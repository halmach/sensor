==> flow/design.v <==
`timescale 1ns / 1ps
module i2c_controller(
	input wire clk,
	input wire i2c_clk,
	input wire rst,
	input wire [6:0] addr,
	input wire [7:0] data_in,
	input wire [7:0] data_in_2,
	input wire ena_w_data_2,
	input wire enable,
	input wire rw,
	output reg [7:0] data_out,
	output wire ready,
	inout i2c_sda,
	inout wire i2c_scl
	);
	localparam IDLE = 0;
	localparam START = 1;
	localparam ADDRESS = 2;
	localparam READ_ACK = 3;
	localparam WRITE_DATA = 4;
	localparam WRITE_ACK = 5;
	localparam READ_DATA = 6;
	localparam READ_ACK2 = 7;
	localparam STOP = 8;
	localparam WRITE_DATA_2 = 9;
	localparam READ_ACK3 = 10;
	localparam DIVIDE_BY = 4;
	reg [7:0] state;
	reg [7:0] saved_addr;
	reg [7:0] saved_data;
	reg [7:0] saved_data_2;
	reg [7:0] counter;
	reg [7:0] counter2 = 0;
	reg write_enable;
	reg sda_out;
	reg i2c_scl_enable = 0;
	assign ready = ((rst == 0) && (state == IDLE)) ? 1 : 0;
	assign i2c_scl = (i2c_scl_enable == 0 ) ? 1 : i2c_clk;
	assign i2c_sda = (write_enable == 1) ? sda_out : 'bz;
	always @(negedge i2c_clk, posedge rst) begin
		if(rst == 1) begin
			i2c_scl_enable <= 0;
		end else begin
			if ((state == IDLE) || (state == START) || (state == STOP)) begin
				i2c_scl_enable <= 0;
			end else begin
				i2c_scl_enable <= 1;
			end
		end
	end
	always @(posedge i2c_clk, posedge rst) begin
		if(rst == 1) begin
			state <= IDLE;
		end		
		else begin
			case(state)
				IDLE: begin
					if (enable) begin
						state <= START;
						saved_addr <= {addr, rw};
						saved_data <= data_in;
						saved_data_2 <= data_in_2;
					end
					else state <= IDLE;
				end
				START: begin
					counter <= 7;
					state <= ADDRESS;
				end
				ADDRESS: begin
					if (counter == 0) begin 
						state <= READ_ACK;
					end else counter <= counter - 1;
				end
				READ_ACK: begin
					if (i2c_sda == 0) begin
						counter <= 7;
						if(saved_addr[0] == 0) state <= WRITE_DATA;
						else state <= READ_DATA;
					end else state <= STOP;
				end
				WRITE_DATA: begin
					if(counter == 0) begin
						state <= READ_ACK2;
					end else counter <= counter - 1;
				end
				READ_ACK2: begin
					if (i2c_sda == 0) counter <= 7;
					if ((i2c_sda == 0) && ena_w_data_2) state <= WRITE_DATA_2;
					else if ((i2c_sda == 0) && (enable == 1)) state <= IDLE;
					else state <= STOP;
				end
				WRITE_DATA_2: begin
					if(counter == 0) begin
						state <= READ_ACK3;
					end else counter <= counter - 1;
				end
				READ_ACK3: begin
					if ((i2c_sda == 0) && (enable == 1)) state <= IDLE;
					else state <= STOP;
				end
				READ_DATA: begin
					data_out[counter] <= i2c_sda;
					if (counter == 0) state <= WRITE_ACK;
					else counter <= counter - 1;
				end
				WRITE_ACK: begin
					state <= STOP;
				end
				STOP: begin
					state <= IDLE;
				end
			endcase
		end
	end
	always @(negedge i2c_clk, posedge rst) begin
		if(rst == 1) begin
			write_enable <= 1;
			sda_out <= 1;
		end else begin
			case(state)
				START: begin
					write_enable <= 1;
					sda_out <= 0;
				end
				ADDRESS: begin
					sda_out <= saved_addr[counter];
				end
				READ_ACK: begin
					write_enable <= 0;
				end
				WRITE_DATA: begin 
					write_enable <= 1;
					sda_out <= saved_data[counter];
				end
				WRITE_DATA_2: begin 
					write_enable <= 1;
					sda_out <= saved_data_2[counter];
				end
				WRITE_ACK: begin
					write_enable <= 1;
					sda_out <= 0;
				end
				READ_DATA: begin
					write_enable <= 0;				
				end
				STOP: begin
					write_enable <= 1;
					sda_out <= 1;
				end
			endcase
		end
	end
endmodule
=== Tool chain data of i2c_controller ===
Tool output for the design above, in the order of the flow.
Line numbers count from 1 in the design file above.
Library cell names are shortened.
The mark n/a stands for no value.

* Top module: i2c_controller
* Clock input: i2c_clk
* Standard-cell library: sky130hd
* Timing corner: tt_025C_1v80

=== After elaboration ===
Yosys after proc, flatten, opt, wreduce and memory -nomap, before mapping. Memory bits, and registers merged into a memory's read port (data or address), are not among the register bits. Print and check cells are not counted. Equal cells are merged and count once.

* Bits in registers: 51
* Input bits: 29
* Output and inout bits: 11
* Cells after elaboration: 76

* Add/subtract/negate cells: 2
* Eq/ne operators: 16
* Shifts and indexed selects: 5
* Muxes and demuxes: 19
* Bitwise operators: 5
* Reductions and logical operators: 20

{| class="wikitable"
|+ Operators by type and width
! operator !! number
|-
| case mux 8 bit (select 11 bit) || 1
|-
| two-way mux 8 bit || 6
|-
| equality test 8 x 3 -> 1 bit with constant B || 4
|-
| equality test 8 x 4 -> 1 bit with constant B || 3
|-
| indexed select 8 x 8 -> 1 bit || 3
|-
| case mux 8 bit (select 3 bit) || 1
|-
| equality test 8 x 2 -> 1 bit with constant B || 2
|-
| zero test 8 bit || 2
|-
| inequality test 2 bit with constant B || 6
|-
| two-way mux 4 bit || 3
|-
| nonzero test 11 bit || 1
|-
| variable shift 1 x 9 -> 8 bit || 1
|-
| variable shift 1 x 9 -> 8 bit with constant A || 1
|-
| negation 8 -> 9 bit || 1
|-
| subtractor 8 x 1 -> 8 bit with constant B || 1
|-
| equality test 8 x 1 -> 1 bit with constant B || 1
|-
| AND 8 bit || 1
|-
| OR 8 bit || 1
|-
| inverter 8 bit || 1
|-
| nonzero test 7 bit || 1
|-
| OR reduction 2 bit || 3
|-
| AND reduction 5 bit || 1
|-
| nonzero test 5 bit || 1
|-
| OR reduction 5 bit || 1
|-
| case mux 1 bit (select 5 bit) || 1
|-
| two-way mux 1 bit || 5
|-
| AND reduction 4 bit || 1
|-
| OR reduction 4 bit || 1
|}

Not listed: further kinds 8, cells in them 12.

=== Longest topological paths ===
Longest topological path by Yosys (ltp), each cell counted once; first at word level (registers and memories cut), then after technology mapping (sequential cells cut; the memories' decode and read muxes count).

* Depth in word-level cells: 6
* ABC_AREA: 0
* Gate-level depth with buffers: 8
* Gate-level depth less buffers: 7

=== Netlist ===
Yosys stat after the flow's synthesis: flattened, memories mapped to cells. It holds for the ABC_AREA given above (unset counts as 0); a run with the other value may have another netlist.
Totals and module areas in this step are rounded.

{| class="wikitable"
|+ Cell types
! type !! number !! area in all (um^2)
|-
| edfxtp_1 || 40 || 1.2E+03
|-
| dfrtp_1 || 10 || 250.24
|-
| nand2_1 || 22 || 82.579
|-
| dfstp_2 || 2 || 52.55
|-
| nor2_1 || 14 || 52.55
|-
| a22oi_1 || 6 || 45.043
|-
| buf_6 || 4 || 45.043
|-
| mux2_2 || 4 || 45.043
|-
| and2_1 || 6 || 37.536
|-
| nor3_1 || 7 || 35.034
|-
| xor2_1 || 4 || 35.034
|-
| a32o_1 || 3 || 30.029
|-
| inv_1 || 8 || 30.029
|-
| nand3_1 || 6 || 30.029
|-
| a22o_1 || 3 || 26.275
|-
| dfrtn_1 || 1 || 25.024
|-
| ha_1 || 2 || 25.024
|-
| nor2b_1 || 4 || 25.024
|}

Other cell types: 31; their cells: 51.

* Standard cells after synthesis: 197
* Cell area after synthesis: 0.002457 mm^2
* Sequential area: 0.001529 mm^2
* Flip-flops: 53
* Buffer cells: 8

Measured results for i2c_controller: 2 stored runs of the Yosys and OpenROAD flow on sky130hd. The settings differ; the order carries no meaning. The constraints put input and output delay at 20% of the set period each and load the outputs with 0.01 pF.
"power consumption" rests on the timing tool's default activity at the inputs, not on a simulated workload.
Measured values are rounded.

=== Flow run 1 ===
{| class="wikitable"
! Setting !! Value
|-
| period_ns || 4.06
|-
| CORE_UTILIZATION || 40
|-
| PLACE_DENSITY_LB_ADDON || 0.09
|-
| CORE_ASPECT_RATIO || 0.68
|-
| CELL_PAD_IN_SITES_DETAIL_PLACEMENT || 2
|-
| GPL_TIMING_DRIVEN || 1
|-
| GPL_ROUTABILITY_DRIVEN || 0
|-
| CTS_CLUSTER_DIAMETER || 319
|-
| CAP_MARGIN || 20
|-
| CORE_MARGIN || 2
|-
| SLEW_MARGIN || 20
|-
! Result !! Value
|-
| Cell area after synthesis || 0.002457 mm^2
|-
| Area of the die || 0.006798 mm^2
|-
| Post-layout utilization || 51.0 %
|-
| Setup slack of the critical path || 0.141 ns
|-
| Worst hold slack in the final report || 0.540 ns
|-
| Power consumption || 954.6 uW
|}

=== Flow run 2 ===
{| class="wikitable"
! Setting !! Value
|-
| period_ns || 2.53
|-
| CORE_UTILIZATION || 72
|-
| SETUP_SLACK_MARGIN || -0.19
|-
| PLACE_DENSITY_LB_ADDON || 0.01
|-
| CELL_PAD_IN_SITES_GLOBAL_PLACEMENT || 3
|-
| CELL_PAD_IN_SITES_DETAIL_PLACEMENT || 2
|-
| TNS_END_PERCENT || 10
|-
| GPL_TIMING_DRIVEN || 0
|-
| SLEW_MARGIN || 0
|-
| CAP_MARGIN || 20
|-
| CORE_MARGIN || 2
|}
Did not finish, placement stopped with FLW-0024.
